==> flow/design.v <==
`timescale 1ns / 1ps
`default_nettype none
module conj_demod #(
   parameter integer C_S00_AXIS_TDATA_WIDTH = 32,
   parameter integer C_M00_AXIS_TDATA_WIDTH = 64
)(
   input wire s00_axis_aclk,
   input wire s00_axis_aresetn,
   input wire s00_axis_tlast,
   input wire s00_axis_tvalid,
   input wire [C_S00_AXIS_TDATA_WIDTH-1:0] s00_axis_tdata,
   input wire [(C_S00_AXIS_TDATA_WIDTH/8)-1:0] s00_axis_tstrb,
   output logic s00_axis_tready,
   input wire m00_axis_tready,
   output logic m00_axis_tvalid,
   output logic m00_axis_tlast,
   output logic [C_M00_AXIS_TDATA_WIDTH-1:0] m00_axis_tdata,  
   output logic [(C_M00_AXIS_TDATA_WIDTH/8)-1:0] m00_axis_tstrb
);
logic [31:0] val_reg;
logic [63:0] alpha;
logic signed [31:0] ac;
logic signed [31:0] bd;
logic signed [31:0] bc;
logic signed [31:0] ad;
logic signed [15:0] cur_real;  
logic signed [15:0] prev_real;  
logic signed [15:0] cur_imag;  
logic signed [15:0] prev_imag;  
logic signed [31:0] final_real;
logic signed [31:0] final_imag;
always_comb begin
	s00_axis_tready = m00_axis_tready || ~m00_axis_tvalid;
	cur_real = $signed(s00_axis_tdata[15:0]);
	cur_imag = $signed(s00_axis_tdata[31:16]);
	prev_real = $signed(val_reg[15:0]);
	prev_imag = $signed(val_reg[31:16]);
	ac = cur_real * prev_real;  
	bd = cur_imag * prev_imag;
	bc = cur_imag * prev_real;
	ad = cur_real * prev_imag;
	final_real  = (ac + bd);
	final_imag  = (bc - ad); 
	alpha = {final_imag,final_real};
end
always_ff @(posedge s00_axis_aclk)begin
   if(!s00_axis_aresetn)begin
       m00_axis_tvalid <= 0;
       val_reg <= 0;
       m00_axis_tdata <= 0;
       m00_axis_tstrb <= 0;
       m00_axis_tlast <= 0;
   end else begin
       if(s00_axis_tvalid && s00_axis_tready)begin
           val_reg <= s00_axis_tdata;
           m00_axis_tdata <= alpha; 
           m00_axis_tvalid <= 1'b1;
           m00_axis_tlast <= s00_axis_tlast;
           m00_axis_tstrb <= 255;
       end else begin
           m00_axis_tvalid <= 1'b0;
       end
   end
end
endmodule
# == Tool chain data of conj_demod ==
# What the tools print for conj_demod, step after step.
# Lines are those of the file above, counted from 1.
# Cell names lack the library's common part.
# Not given: --
# design
design,conj_demod
clock_port,s00_axis_aclk
library,sky130hd
pvt_corner,tt_025C_1v80

# == After elaboration ==
# Yosys after proc, flatten, opt, wreduce and memory -nomap, before mapping. Enables and synchronous resets that opt folds into registers are not counted as muxes. Memory bits, and registers merged into a memory's read port (data or address), are not among the register bits. Print and check cells are not counted. Equal cells are merged and count once.
# word_totals
inputBits,41
regBits,99
out_inout_bits,75
# op_classes
reduce_and_logical,2
add_sub_neg,2
multipliers,4
bitwise,1
muxes,1
# op_table
operator,count
multiplier 16 x 16 -> 32 bit,4
adder 32 bit,1
subtractor 32 bit,1
logical AND 1 bit,1
logical OR 1 bit,1
NOT 1 bit,1
2-to-1 mux 1 bit,1

# == Depth ==
# Depth = most cells in a row (Yosys ltp): at word level without a register or memory, in the mapped netlist without a sequential cell, where the memories' decode and read muxes count.
# logic_depth
ltp_word,4
ABC_AREA,0
mapped_depth,28
depth_no_buf,26

# == After synthesis ==
# Source: synth_stat.txt of the flow (Yosys; design flattened, memories mapped). It holds for the ABC_AREA given above (unset counts as 0); a run with the other value may have another netlist.
# types
cell_type,count,area_total_um2
fa_1,1149,2.3E+04
inv_1,1291,4.85E+03
ha_1,307,3.84E+03
and2_1,458,2.87E+03
nand2_1,668,2.51E+03
dfxtp_1,99,1.98E+03
clkbuf_1,227,852.067
a21oi_1,118,590.566
xnor2_1,67,586.813
nor2_1,78,292.781
nand3_1,36,180.173
o21ai_0,36,180.173
nand2b_1,27,168.912
xor2_1,18,157.651
a21o_1,16,120.115
a2111oi_4,3,82.579
nand4_1,13,81.328
a211oi_1,10,75.072
# Other cell types: 41; their cells: 128.
# synth_totals
area_um2,43361.6
cell_count,4749
flip_flops,99
sequential_area_um2,1981.9
n_buf,236

# == Worst setup path after synthesis ==
# OpenSTA on the mapped netlist: ideal clock, no wires. The path of least setup slack (recovery checks aside). Input and output delay are each 20% of the period. Register names are those of the netlist, which keeps one name where synthesis merged equal registers.
# synth_timing
path_type,input port to flip-flop
startpoint,in s00_axis_tdata[15]
endpoint,reg m00_axis_tdata[62]
arrival_ns,9.207
in_delay_ns,2.480
t_first_pin_ns,2.480
driving_pins,25
path_buffers,1
slack_ns,3.068
setup_time_ns,0.125
path_delay_ns,6.852
tclk_ns,12.4
t_required_ns,12.275
period_less_setup_slack_ns,9.332
# "path_delay_ns" = arrival - input delay + setup time.
# "driving_pins" counts driving pins, that of a launching flip-flop among them; a cell with two outputs on the path counts twice.
# "period_less_setup_slack_ns" = period - worst setup slack (recovery checks aside). The figure is calculated, with input and output delays left at 20% of the set period.
# The rows between start and end are the longest chain of elaborated cells between them; the timing report does not say that the signal goes this way. Where chains are equally long, one stands for them.
# Each line given opens the expression or statement behind the cell; cells for indexed reads and writes are added by Yosys, which also makes memories of some case tables.
# synth_via
cell_sequence,clkbuf_1 > nand2_1 > inv_1 > fa_1 > inv_1 > fa_1 > inv_1 > fa_1 > fa_1 > inv_1 > fa_1 > fa_1 > fa_1 > inv_1 > fa_1 > inv_1 > ha_1 > a211o_1 > a21oi_1 > o21a_1 > o21a_1 > a21oi_1 > nor2_1 > mux2i_1 > o41a_1
elab_chain_len,2
# synth_lines
item,line_no,source
from (decl),11,"input wire [C_S00_AXIS_TDATA_WIDTH-1:0] s00_axis_tdata,"
multiplier 16 x 16 -> 32 bit,41,ad = cur_real * prev_imag;
subtractor 32 bit,43,final_imag = (bc - ad);
to (assign),50,m00_axis_tdata <= 0;
to (assign),56,m00_axis_tdata <= alpha;
to (decl),17,"output logic [C_M00_AXIS_TDATA_WIDTH-1:0] m00_axis_tdata,"

# == Worst path after layout ==
# Path of least setup slack in the final report of run 1 (OpenROAD, finished layout, wires in). Where an end is a register, its clock arrival counts in the times.
# layout_timing
path_type,input port to flip-flop
startpoint,in s00_axis_tdata[21]
endpoint,reg m00_axis_tdata[55]
setup_time_ns,0.05
tclk_ns,8.77
path_buffers,4
arrival_ns,8.93
slack_ns,0.23
t_required_ns,9.16
t_first_pin_ns,1.75
driving_pins,26
in_delay_ns,1.75
# The rows between start and end are the longest chain of elaborated cells between them; the timing report does not say that the signal goes this way. Where chains are equally long, one stands for them.
# layout_via
cell_sequence,clkdlybuf4s50_1 > buf_12 > buf_4 > and2_1 > fa_1 > inv_1 > fa_1 > inv_1 > fa_1 > ha_1 > inv_1 > fa_1 > fa_1 > fa_1 > inv_1 > fa_1 > ha_4 > nand3_1 > a21oi_2 > o21ai_2 > buf_4 > a311oi_4 > a211oi_4 > o21ai_2 > or4b_4 > nand3_1
elab_chain_len,2
# layout_lines
item,line_no,source
from (decl),11,"input wire [C_S00_AXIS_TDATA_WIDTH-1:0] s00_axis_tdata,"
multiplier 16 x 16 -> 32 bit,40,bc = cur_imag * prev_real;
subtractor 32 bit,43,final_imag = (bc - ad);
to (assign),50,m00_axis_tdata <= 0;
to (assign),56,m00_axis_tdata <= alpha;
to (decl),17,"output logic [C_M00_AXIS_TDATA_WIDTH-1:0] m00_axis_tdata,"

# 2 stored runs of conj_demod in the flow (synthesis by Yosys, layout by OpenROAD, sky130hd cells), in arbitrary order. Constraints: input delay and output delay 20% of the set period each, output load 0.01 pF.
# By "achieved_clock_period_ns" is meant the clock period of the run minus its worst setup slack. This is arithmetic on one report: input and output delays are still those of the set period (20% each).
# By "worst_setup_path_time_ns" is meant the share of the clock period that the worst setup path is allowed (20% is reserved at inputs, 20% at outputs), minus its slack. Clock arrival times at its registers enter into it.
# A setting shown as - is not set for that run.
# Among the results, - means that no value is shown for the run.
run name,period_ns,CORE_UTILIZATION,CAP_MARGIN,CORE_MARGIN,SLEW_MARGIN,CELL_PAD_IN_SITES_GLOBAL_PLACEMENT,GPL_ROUTABILITY_DRIVEN,CTS_CLUSTER_SIZE,MAX_ROUTING_LAYER,final_setup_tns_ns,achieved_clock_period_ns,post_synth_area_um2,worst_setup_slack_ns,design_die_area_um2,worst_setup_path_time_ns,worst_setup_path_type,layout_utilization_pct,cell_area_final_um2,ws_hold_ns
run 1,8.77,52,20,2,20,-,-,-,-,0.000,8.540,43361.6,0.230,85714.3,6.79,input port to flip-flop,59.9,49363.6,0.454
run 2,8.15,70,25,5,15,2,0,51,met4,-,-,-,-,-,-,-,-,-,-
# Run 2: incomplete, placement halted on GPL-0301
