==> flow/design.v <==
`timescale 1ns / 1ps
`default_nettype none
module demod64 #(
   parameter integer C_S00_AXIS_TDATA_WIDTH = 32,
   parameter integer C_M00_AXIS_TDATA_WIDTH = 64
)(
   input wire s00_axis_aclk,
   input wire s00_axis_aresetn,
   input wire s00_axis_tlast,
   input wire s00_axis_tvalid,
   input wire [C_S00_AXIS_TDATA_WIDTH-1:0] s00_axis_tdata,
   input wire [(C_S00_AXIS_TDATA_WIDTH/8)-1:0] s00_axis_tstrb,
   output logic s00_axis_tready,
   input wire m00_axis_tready,
   output logic m00_axis_tvalid,
   output logic m00_axis_tlast,
   output logic [C_M00_AXIS_TDATA_WIDTH-1:0] m00_axis_tdata,  
   output logic [(C_M00_AXIS_TDATA_WIDTH/8)-1:0] m00_axis_tstrb
);
logic [31:0] val_reg;
logic [63:0] alpha;
logic signed [31:0] ac;
logic signed [31:0] bd;
logic signed [31:0] bc;
logic signed [31:0] ad;
logic signed [15:0] cur_real;  
logic signed [15:0] prev_real;  
logic signed [15:0] cur_imag;  
logic signed [15:0] prev_imag;  
logic signed [31:0] final_real;
logic signed [31:0] final_imag;
always_comb begin
        s00_axis_tready = m00_axis_tready; 
        m00_axis_tstrb = 255;  
        cur_real =  s00_axis_tdata[15:0];
        cur_imag =  s00_axis_tdata[31:16];
        prev_real =  val_reg[15:0];
        prev_imag =  val_reg[31:16];
        ac = ($signed(cur_real) * $signed(prev_real)) >>> 3;  
        bd = ($signed(cur_imag) * $signed(prev_imag)) >>> 3;
        bc = ($signed(cur_imag) * $signed(prev_real)) >>> 3;
        ad = ($signed(cur_real) * $signed(prev_imag)) >>> 3;
        final_real  = $signed(ac + bd);
        final_imag  = $signed(bc - ad);
        alpha = {final_imag,final_real};
end
always_ff @(posedge s00_axis_aclk)begin
   if(!s00_axis_aresetn)begin
       m00_axis_tvalid <= 0;
       val_reg <= 0;
       m00_axis_tdata <= 0;
       m00_axis_tlast <= 0;
   end else begin
       if(s00_axis_tvalid && s00_axis_tready)begin
           val_reg <= s00_axis_tdata;
           m00_axis_tdata <= alpha;
           m00_axis_tvalid <= 1'b1;
           m00_axis_tlast <= s00_axis_tlast;
       end else begin
                m00_axis_tvalid <= 1'b0;
       end
   end
end
endmodule
module demod_w#(C_S00_AXIS_TDATA_WIDTH=32, C_M00_AXIS_TDATA_WIDTH=64)(
   input wire s00_axis_aclk,
   input wire s00_axis_aresetn,
   input wire s00_axis_tlast,
   input wire s00_axis_tvalid,
   input wire [C_S00_AXIS_TDATA_WIDTH-1:0] s00_axis_tdata,
   input wire [(C_S00_AXIS_TDATA_WIDTH/8)-1:0] s00_axis_tstrb,
   output wire s00_axis_tready,
   input wire m00_axis_aclk,
   input wire m00_axis_tready,
   output wire m00_axis_tvalid,
   output wire m00_axis_tlast,
   output wire [C_M00_AXIS_TDATA_WIDTH-1:0] m00_axis_tdata,  
   output wire [(C_M00_AXIS_TDATA_WIDTH/8)-1:0] m00_axis_tstrb
);
	demod64 demody(
	   .s00_axis_aclk(s00_axis_aclk),
	   .s00_axis_aresetn(s00_axis_aresetn),
	   .s00_axis_tlast(s00_axis_tlast),
	   .s00_axis_tvalid(s00_axis_tvalid),
	   .s00_axis_tdata(s00_axis_tdata),
	   .s00_axis_tstrb(s00_axis_tstrb),
	   .s00_axis_tready(s00_axis_tready),
	   .m00_axis_tready(m00_axis_tready),
	   .m00_axis_tvalid(m00_axis_tvalid),
	   .m00_axis_tlast(m00_axis_tlast),
	   .m00_axis_tdata(m00_axis_tdata),  
	   .m00_axis_tstrb(m00_axis_tstrb)
	);
endmodule
======== Reports on demod_w ========
Tool output for the design above, in the order of the flow.
Lines are those of the file above, counted from 1.
Operators carry their Yosys type and port widths (W data, S select, Z words).
Cell names lack the library's common part.
Not given: --
set-up
  top ..................................... demod_w
  clock input ............................. s00_axis_aclk
  library ................................. sky130hd
  library corner .......................... tt_025C_1v80

======== Word level ========
Yosys after proc, flatten, opt, wreduce and memory -nomap, before mapping. Enables and synchronous resets that opt folds into registers are not counted as muxes. Memory bits, and registers merged into a memory's read port (data or address), are not among the register bits. Print and check cells are not counted. Equal cells are merged and count once.
word-level totals
  register bits ........................... 98
  input bits .............................. 42
  output and inout port bits .............. 75
operators by class
  add/sub/neg operators ................... 2
  $mul .................................... 4
  muxes and demuxes ....................... 1
  reductions and logical operators ........ 1
operators by type and width
  operator             count
  $mul A16 B16 Y32     4
  $add A29 B29 Y30     1
  $sub A29 B29 Y30     1
  $logic_and A1 B1 Y1  1
  $mux W1              1

======== Longest topological paths ========
Yosys ltp: most cells in a row. Word level: on the elaborated netlist, between registers, memories and ports. Mapped: between sequential cells and ports; inverters and the memories' decode and read muxes count.
logic depth
  depth in word-level cells ............... 2
  ABC_AREA ................................ 0
  mapped depth ............................ 34
  mapped depth without buffers ............ 32

======== Netlist ========
The flow's flattened synthesis, as Yosys stat reports it; memories are mapped. The netlist is that of the ABC_AREA named above (0 if unset); the other value can give another one.
cell types
  type      count  area in all (µm²)
  fa_1      1050   2.1E+04
  ha_1      378    4.73E+03
  inv_1     1193   4.48E+03
  and2_1    483    3.02E+03
  nand2_1   675    2533.68
  dfxtp_1   94     1.88E+03
  xnor2_1   124    1.09E+03
  a21oi_1   183    915.878
  clkbuf_1  229    859.574
  nor2_1    152    570.547
  o21ai_0   88     440.422
  a21o_1    57     427.91
  xor2_1    43     376.611
  nand3_1   52     260.25
  nand2b_1  37     231.472
  o21a_1    29     217.709
  a211oi_1  24     180.173
  o211ai_1  21     157.651
Other cell types: 58; their cells: 265.
mapped netlist
  cell count .............................. 5177
  mapped area ............................. 45353.5 µm²
  area of sequential cells ................ 1881.8 µm²
  flip-flop cells ......................... 94
  buffers ................................. 246
By module: a second synthesis without flattening, with its own total; a netlist apart from the flattened one above.
second synthesis, totals
  cell total of the unflattened synthesis .. 5204
  area total of the unflattened synthesis .. 45514.9 µm²
Rows give one instance, submodules left out.
modules
  module   times used  cells  area (µm²)  seq. area (µm²)
  demod64  1           5204   45514.9     1881.8
  demod_w  1           0      0.0         0.0

======== Worst setup path after synthesis ========
Path of least setup slack by OpenSTA after synthesis, without wires, with an ideal clock, recovery checks aside; 20% of the period is set as input and as output delay. Where synthesis merged equal registers, the netlist keeps one of their names.
timing path post-synthesis
  path type ............................... input to register
  start point ............................. input port s00_axis_tdata[23]
  end point ............................... register demody.m00_axis_tdata[58]
  period .................................. 20100 ps
  input delay ............................. 4020 ps
  library setup time ...................... 132 ps
  time at the first pin ................... 4020 ps
  arrival ................................. 11132 ps
  required time ........................... 19968 ps
  slack ................................... 8836 ps
  delay of the path ....................... 7244 ps
  stages .................................. 32
  path buffers ............................ 2
  period reached after synthesis .......... 11264 ps
"delay of the path" is the arrival time less input delay plus setup time.
"stages" counts driving pins, that of a launching flip-flop among them; a cell with two outputs on the path counts twice.
"period reached after synthesis" = period - worst setup slack (recovery checks aside). The figure is calculated, with input and output delays left at 20% of the set period.
Between the ends stands the longest chain of elaborated cells between them, by number of cells; it is not shown to be the way that was timed. Of several equally long chains one is given.
A line is the first line of the expression or statement that the cell stems from. Yosys adds cells for indexed reads and writes and turns some case tables into memories.
on the way, post-synthesis
  path through ............................ clkbuf_1 > nand2_1 > fa_1 > inv_1 > fa_1 > inv_1 > fa_1 > inv_1 > fa_1 > fa_1 > inv_1 > fa_1 > inv_1 > ha_1 > a21oi_1 > nand2_1 > o22ai_1 > a41oi_1 > o211a_1 > o21a_1 > o21a_1 > or4_1 > o311ai_0 > ha_1 > clkbuf_1 > nand3_1 > or2_2 > a32o_1 > a311o_1 > and3_1 > o21ai_0 > a21oi_1
  length of the longest elaborated chain .. 2
  elaborated cells on any way between the ends .. 2
  source lines of those cells ............. 2
ends and longest elaborated chain, post-synthesis
  what              line  text
  from (decl)       70    input wire [C_S00_AXIS_TDATA_WIDTH-1:0] s00_axis_tdata,
  $mul A16 B16 Y32  41    bc = ($signed(cur_imag) * $signed(prev_real)) >>> 3;
  $sub A29 B29 Y30  44    final_imag  = $signed(bc - ad);
  to (assign)       51    m00_axis_tdata <= 0;
  to (assign)       56    m00_axis_tdata <= alpha;
  to (decl)         17    output logic [C_M00_AXIS_TDATA_WIDTH-1:0] m00_axis_tdata,

======== Timing after layout ========
From the final timing report of flow run A: the path of least setup slack in the routed layout; clock arrival at registers is part of the times.
The path's times are printed in steps of 10 ps; the period is the one set.
timing path post-layout
  path type ............................... input to register
  start point ............................. input port s00_axis_tdata[27]
  end point ............................... register demody.m00_axis_tdata[58]
  period .................................. 16300 ps
  input delay ............................. 3260 ps
  library setup time ...................... 150 ps
  time at the first pin ................... 3260 ps
  arrival ................................. 12240 ps
  required time ........................... 16540 ps
  slack ................................... 4300 ps
  stages .................................. 29
  path buffers ............................ 2
Between the ends stands the longest chain of elaborated cells between them, by number of cells; it is not shown to be the way that was timed. Of several equally long chains one is given.
on the way, post-layout
  path through ............................ clkdlybuf4s50_1 > buf_4 > nand2_1 > fa_1 > fa_1 > fa_1 > inv_1 > fa_1 > fa_1 > inv_1 > fa_1 > inv_1 > ha_1 > nand2_1 > a2111oi_0 > a22o_1 > and3_1 > a21oi_1 > xnor2_1 > ha_1 > a21o_1 > a21o_1 > a21o_1 > a21oi_1 > a32o_1 > a311o_1 > a21oi_1 > o21ai_0 > a21oi_1
  length of the longest elaborated chain .. 2
  elaborated cells on any way between the ends .. 2
  source lines of those cells ............. 2
ends and longest elaborated chain, post-layout
  what              line  text
  from (decl)       70    input wire [C_S00_AXIS_TDATA_WIDTH-1:0] s00_axis_tdata,
  $mul A16 B16 Y32  41    bc = ($signed(cur_imag) * $signed(prev_real)) >>> 3;
  $sub A29 B29 Y30  44    final_imag  = $signed(bc - ad);
  to (assign)       51    m00_axis_tdata <= 0;
  to (assign)       56    m00_axis_tdata <= alpha;
  to (decl)         17    output logic [C_M00_AXIS_TDATA_WIDTH-1:0] m00_axis_tdata,

demod_w through Yosys and OpenROAD on sky130hd: 2 stored runs, unordered, with their settings and measured results. The constraints put input and output delay at 20% of the set period each and load the outputs with 0.01 pF.
By "time on the worst setup path" is meant the share of the clock period that the worst setup path is allowed (20% is reserved at inputs, 20% at outputs), minus its slack. Clock arrival times at its registers enter into it.
"time on the worst setup path" is known to 10 ps.

======== flow run A ========
==> flow/run.sh <==
#!/bin/bash
# the make line also repeats the synthesis and layout settings of config.mk as NAME=value (left out here)
make -C /OpenROAD-flow-scripts/flow DESIGN_CONFIG=/design/flow/config.mk WORK_HOME=/design/flow/orfs CLKGATE_MAP_FILE= finish
==> flow/config.mk <==
export PLATFORM = sky130hd
export DESIGN_NAME = demod_w
export DESIGN_NICKNAME = demod_w
export VERILOG_FILES = /design/flow/design.v
export SDC_FILE = /design/flow/constraint.sdc
export NUM_CORES = 4
export LEC_CHECK = 0
export ABC_AREA = 0
export CAP_MARGIN = 15
export CELL_PAD_IN_SITES_DETAIL_PLACEMENT = 0
export CORE_ASPECT_RATIO = 1.99
export CORE_MARGIN = 2
export CORE_UTILIZATION = 70
export CTS_CLUSTER_DIAMETER = 135
export HOLD_SLACK_MARGIN = 0.22
export PLACE_DENSITY = 0.49
export SLEW_MARGIN = 20
export TNS_END_PERCENT = 90
==> flow/constraint.sdc <==
create_clock -name core_clock -period 16.3 [get_ports {s00_axis_aclk}]
set_input_delay 3.2600 -clock core_clock [delete_from_list [all_inputs] [get_ports {s00_axis_aclk}]]
set_output_delay 3.2600 -clock core_clock [all_outputs]
set_load 0.01 [all_outputs]

-------- measured, flow run A --------
  time on the worst setup path ............ 8740 ps
  worst setup path kind ................... input to register
  setup slack of the worst path ........... 4302 ps
  standard-cell area after layout ......... 47241.6 µm²
  final worst hold slack .................. 458 ps
  synthesis area .......................... 45353.5 µm²
  die footprint ........................... 66964.6 µm²

======== flow run B ========
==> flow/run.sh <==
#!/bin/bash
# the make line also repeats the synthesis and layout settings of config.mk as NAME=value (left out here)
make -C /OpenROAD-flow-scripts/flow DESIGN_CONFIG=/design/flow/config.mk WORK_HOME=/design/flow/orfs CLKGATE_MAP_FILE= finish
==> flow/config.mk <==
export PLATFORM = sky130hd
export DESIGN_NAME = demod_w
export DESIGN_NICKNAME = demod_w
export VERILOG_FILES = /design/flow/design.v
export SDC_FILE = /design/flow/constraint.sdc
export NUM_CORES = 4
export LEC_CHECK = 0
export ABC_AREA = 0
export CAP_MARGIN = 20
export CELL_PAD_IN_SITES_DETAIL_PLACEMENT = 2
export CELL_PAD_IN_SITES_GLOBAL_PLACEMENT = 1
export CORE_ASPECT_RATIO = 1.86
export CORE_MARGIN = 2
export CORE_UTILIZATION = 17
export CTS_CLUSTER_DIAMETER = 371
export MIN_ROUTING_LAYER = met1
export SETUP_SLACK_MARGIN = 2.53
export SLEW_MARGIN = 35
==> flow/constraint.sdc <==
create_clock -name core_clock -period 13.8 [get_ports {s00_axis_aclk}]
set_input_delay 2.7600 -clock core_clock [delete_from_list [all_inputs] [get_ports {s00_axis_aclk}]]
set_output_delay 2.7600 -clock core_clock [all_outputs]
set_load 0.01 [all_outputs]

-------- measured, flow run B --------
  time on the worst setup path ............ 8250 ps
  worst setup path kind ................... input to register
  setup slack of the worst path ........... 2794 ps
  standard-cell area after layout ......... 51056.5 µm²
  final worst hold slack .................. 459 ps
  synthesis area .......................... 45353.5 µm²
  die footprint ........................... 271134.0 µm²
