==> flow/design.v <==
`timescale 1 ns / 1 ns
module FilterTapSystolicPreAddWvlIn19
          (clk,
           enb,
           dinReg2_0_re,
           dinPreAdd,
           coefIn_0,
           addin,
           dinRegVld,
           syncReset,
           dinDly2,
           tapout);
  input   clk;
  input   enb;
  input   signed [31:0] dinReg2_0_re;   
  input   signed [31:0] dinPreAdd;   
  input   signed [31:0] coefIn_0;   
  input   signed [68:0] addin;   
  input   dinRegVld;
  input   syncReset;
  output  signed [31:0] dinDly2;   
  output  signed [68:0] tapout;   
  reg signed [64:0] fTap_mult_reg;   
  reg signed [31:0] fTap_din1_reg1;   
  reg signed [31:0] fTap_din1_reg2;   
  reg signed [31:0] fTap_din2_reg1;   
  reg signed [32:0] fTap_preAdd_reg;   
  reg signed [68:0] fTap_addout_reg;   
  reg signed [31:0] fTap_coef_reg1;   
  reg signed [31:0] fTap_coef_reg2;   
  reg signed [64:0] fTap_mult_reg_next;   
  reg signed [31:0] fTap_din1_reg1_next;   
  reg signed [31:0] fTap_din1_reg2_next;   
  reg signed [31:0] fTap_din2_reg1_next;   
  reg signed [32:0] fTap_preAdd_reg_next;   
  reg signed [68:0] fTap_addout_reg_next;   
  reg signed [31:0] fTap_coef_reg1_next;   
  reg signed [31:0] fTap_coef_reg2_next;   
  reg signed [31:0] dinDly2_1;   
  reg signed [68:0] tapout_1;   
  reg signed [68:0] fTap_add_cast;   
  reg signed [32:0] fTap_add_cast_0;   
  reg signed [32:0] fTap_add_cast_1;   
  always @(posedge clk)
    begin : fTap_process
      if (enb) begin
        if (syncReset == 1'b1) begin
          fTap_din1_reg1 <= 32'sb00000000000000000000000000000000;
          fTap_din1_reg2 <= 32'sb00000000000000000000000000000000;
          fTap_din2_reg1 <= 32'sb00000000000000000000000000000000;
          fTap_preAdd_reg <= 33'sh000000000;
          fTap_coef_reg1 <= 32'sb00000000000000000000000000000000;
          fTap_coef_reg2 <= 32'sb00000000000000000000000000000000;
          fTap_mult_reg <= 65'sh00000000000000000;
          fTap_addout_reg <= 69'sh000000000000000000;
        end
        else begin
          fTap_mult_reg <= fTap_mult_reg_next;
          fTap_din1_reg1 <= fTap_din1_reg1_next;
          fTap_din1_reg2 <= fTap_din1_reg2_next;
          fTap_din2_reg1 <= fTap_din2_reg1_next;
          fTap_preAdd_reg <= fTap_preAdd_reg_next;
          fTap_addout_reg <= fTap_addout_reg_next;
          fTap_coef_reg1 <= fTap_coef_reg1_next;
          fTap_coef_reg2 <= fTap_coef_reg2_next;
        end
      end
    end
  always @(addin, coefIn_0, dinPreAdd, dinReg2_0_re, dinRegVld, fTap_addout_reg,
       fTap_coef_reg1, fTap_coef_reg2, fTap_din1_reg1, fTap_din1_reg2,
       fTap_din2_reg1, fTap_mult_reg, fTap_preAdd_reg) begin
    fTap_add_cast = 69'sh000000000000000000;
    fTap_add_cast_0 = 33'sh000000000;
    fTap_add_cast_1 = 33'sh000000000;
    fTap_mult_reg_next = fTap_mult_reg;
    fTap_din1_reg1_next = fTap_din1_reg1;
    fTap_din1_reg2_next = fTap_din1_reg2;
    fTap_din2_reg1_next = fTap_din2_reg1;
    fTap_preAdd_reg_next = fTap_preAdd_reg;
    fTap_addout_reg_next = fTap_addout_reg;
    fTap_coef_reg1_next = fTap_coef_reg1;
    fTap_coef_reg2_next = fTap_coef_reg2;
    if (dinRegVld) begin
      fTap_add_cast = {{4{fTap_mult_reg[64]}}, fTap_mult_reg};
      fTap_addout_reg_next = fTap_add_cast + addin;
      fTap_mult_reg_next = fTap_preAdd_reg * fTap_coef_reg2;
      fTap_add_cast_0 = {fTap_din1_reg2[31], fTap_din1_reg2};
      fTap_add_cast_1 = {fTap_din2_reg1[31], fTap_din2_reg1};
      fTap_preAdd_reg_next = fTap_add_cast_0 + fTap_add_cast_1;
      fTap_din1_reg2_next = fTap_din1_reg1;
      fTap_din1_reg1_next = dinReg2_0_re;
      fTap_din2_reg1_next = dinPreAdd;
      fTap_coef_reg2_next = fTap_coef_reg1;
      fTap_coef_reg1_next = coefIn_0;
    end
    dinDly2_1 = fTap_din1_reg2;
    tapout_1 = fTap_addout_reg;
  end
  assign dinDly2 = dinDly2_1;
  assign tapout = tapout_1;
endmodule   
# == Tool chain data of FilterTapSystolicPreAddWvlIn19 ==
# What the tools print for FilterTapSystolicPreAddWvlIn19, step after step.
# Line numbers count from 1 in the design file above.
# Operators: Yosys type, input widths -> output width; for muxes data width and select width s.
# Library cell names are shortened.
# A cell with n/a has no value.
# setup
design,FilterTapSystolicPreAddWvlIn19
clock,clk
cell_library,sky130hd
lib_corner,tt_025C_1v80

# == Elaborated design ==
# Counts by Yosys on the flattened word-level netlist (proc, flatten, opt, wreduce; memories kept). Register bits leave out memories and registers merged into their read ports (data or address). Print and check cells are left out. Cells with the same type and inputs are merged into one.
# classes
n_addsub,2
multipliers,1
mux,8
reduce_and_logical,2
# ops
operator,count
$mul 33x32->65,1
$mux 32,5
$add 65x69->69,1
$mux 69,1
$mux 65,1
$add 32x32->33,1
$mux 33,1
$reduce_and 2->1,1
$reduce_bool 2->1,1
# bits
reg_bits,327
output_inout_bits,101

# == Logic depth ==
# Depth = most cells in a row (Yosys ltp): at word level without a register or memory, in the mapped netlist without a sequential cell, where the memories' decode and read muxes count.
# depth
ltp_word,2
abc_area,0
mapped_depth,30
depth_no_buf,29

# == After synthesis ==
# Source: synth_stat.txt of the flow (Yosys; design flattened, memories mapped). It holds for the ABC_AREA given above (unset counts as 0); a run with the other value may have another netlist.
# The area totals of this step are shown rounded.
# by_type
cell_type,count
fa_1,1114
edfxtp_1,327
inv_1,1034
ha_1,286
and2_1,534
nand2_1,614
nor2b_1,189
clkbuf_1,255
nor2_1,223
a21oi_1,158
xnor2_1,79
a21o_1,81
o21ai_0,96
xor2_1,47
o21a_1,32
o21bai_1,31
nor3_1,42
nand3_1,38
# Not listed: further types 66, cells in them 301.
# synth_totals
cell_count,5481
mapped_area_mm2,0.0544
sequential_area_mm2,0.00982
ff_cells,327
buf_cells,273

# == Worst setup path after synthesis ==
# Path of least setup slack by OpenSTA after synthesis, without wires, with an ideal clock, recovery checks aside; 20% of the period is set as input and as output delay. Where synthesis merged equal registers, the netlist keeps one of their names.
# synth_path
kind,input to register
startpoint,input port syncReset
endpoint,register fTap_addout_reg[0]
period_ps,12300
t_arrival_ps,10256
required_time_ps,11581
setup_slack_ps,1326
path_delay_ps,8515
path_stages,4
path_buffers,3
period_less_setup_slack_ps,10974
# "path_delay_ps" = arrival - input delay + setup time.
# "path_stages": output pins that drive a net of the path, with the launching flip-flop's if there is one; two outputs of one cell count as two.
# "period_less_setup_slack_ps" = period - worst setup slack (recovery checks aside). The figure is calculated, with input and output delays left at 20% of the set period.
# Between the ends stands the longest chain of elaborated cells between them, by number of cells; it is not shown to be the way that was timed. Of several equally long chains one is given.
# A line is the first line of the expression or statement that the cell stems from. Yosys adds cells for indexed reads and writes and turns some case tables into memories.
# synth_via
cell_sequence,clkbuf_1 > clkbuf_8 > clkbuf_8 > o21a_1
elab_chain_cells,2
cells_between,2
classes_between,reduce/logical: 2
# synth_rtl
item,line_no,source
"start, declared",20,input   syncReset;
$reduce_bool 2->1,n/a,
$reduce_and 2->1,n/a,
"end, assigned",55,fTap_addout_reg <= 69'sh000000000000000000;
"end, assigned",63,fTap_addout_reg <= fTap_addout_reg_next;
"end, declared",28,reg signed [68:0] fTap_addout_reg;

# == Worst path after layout ==
# From the final timing report of entry A: the path of least setup slack in the routed layout; clock arrival at registers is part of the times.
# The report prints the path's times to 10 ps; the period is as set.
# layout_path
kind,register to register
startpoint,register fTap_preAdd_reg[13]
endpoint,register fTap_mult_reg[55]
period_ps,19900
t_arrival_ps,8950
required_time_ps,20260
setup_slack_ps,11310
path_stages,24
path_buffers,1
# Between the ends stands the longest chain of elaborated cells between them, by number of cells; it is not shown to be the way that was timed. Of several equally long chains one is given.
# layout_via
cell_sequence,edfxtp_1 > buf_4 > and2_1 > fa_1 > fa_1 > fa_1 > inv_1 > fa_1 > inv_1 > fa_1 > fa_1 > fa_1 > fa_1 > ha_1 > a21oi_1 > o21ai_1 > nor2b_1 > a2bb2oi_1 > nor4_2 > nor3_1 > o211ai_1 > a21oi_1 > o21a_1 > nor3_1
elab_chain_cells,2
cells_between,2
classes_between,mul: 1; mux: 1
# layout_rtl
item,line_no,source
"start, declared",27,reg signed [32:0] fTap_preAdd_reg;
"start, assigned",51,fTap_preAdd_reg <= 33'sh000000000;
"start, assigned",62,fTap_preAdd_reg <= fTap_preAdd_reg_next;
$mul 33x32->65,86,fTap_mult_reg_next = fTap_preAdd_reg * fTap_coef_reg2;
$mux 65,83,if (dinRegVld) begin
"end, assigned",54,fTap_mult_reg <= 65'sh00000000000000000;
"end, assigned",58,fTap_mult_reg <= fTap_mult_reg_next;
"end, declared",23,reg signed [64:0] fTap_mult_reg;

# Module FilterTapSystolicPreAddWvlIn19, platform sky130hd: 2 stored runs of the flow (Yosys, OpenROAD) with differing settings, in no particular order. Input and output delays are each 20% of the period that was set; the output load is 0.01 pF.
# By "timing.achieved_period_ps" is meant the clock period of the run minus its worst setup slack. This is arithmetic on one report: input and output delays are still those of the set period (20% each).
# "timing.worst_path_ps" = time allowed to the worst setup path (clock period - input delay - output delay, where it has them) - its slack; a late launch clock adds to it, a late capture clock takes from it.
# "timing.worst_path_ps" is given in steps of 10 ps.
# Results are given in rounded form.
# Among the settings, n/a means not set for that run.
stored run,period_ns,CORE_UTILIZATION,SETUP_SLACK_MARGIN,PLACE_DENSITY_LB_ADDON,HOLD_SLACK_MARGIN,TNS_END_PERCENT,ABC_AREA,CTS_CLUSTER_SIZE,CTS_CLUSTER_DIAMETER,SLEW_MARGIN,CAP_MARGIN,CORE_MARGIN,CORE_ASPECT_RATIO,CELL_PAD_IN_SITES_GLOBAL_PLACEMENT,GPL_TIMING_DRIVEN,MAX_ROUTING_LAYER,timing.achieved_period_ps,final_hold_ws_ps,finalCellArea_mm2,setupTns_ps,finish.utilization_pct,timing.worst_path_ps,path_kind,ws_setup_ps,synth_area_mm2,design_die_area_mm2
entry A,19.9,22,4.29,0.09,0.1,75,0,30,303,35,20,2,n/a,n/a,n/a,n/a,8588,545,0.0611,0,24.8,8590,register to register,11300,0.0544,0.251
entry B,12.7,57,n/a,0.3,n/a,n/a,1,90,n/a,20,20,2,1.73,0,0,met4,10215,471,0.0651,0,63.1,10210,register to register,2490,0.0593,0.107
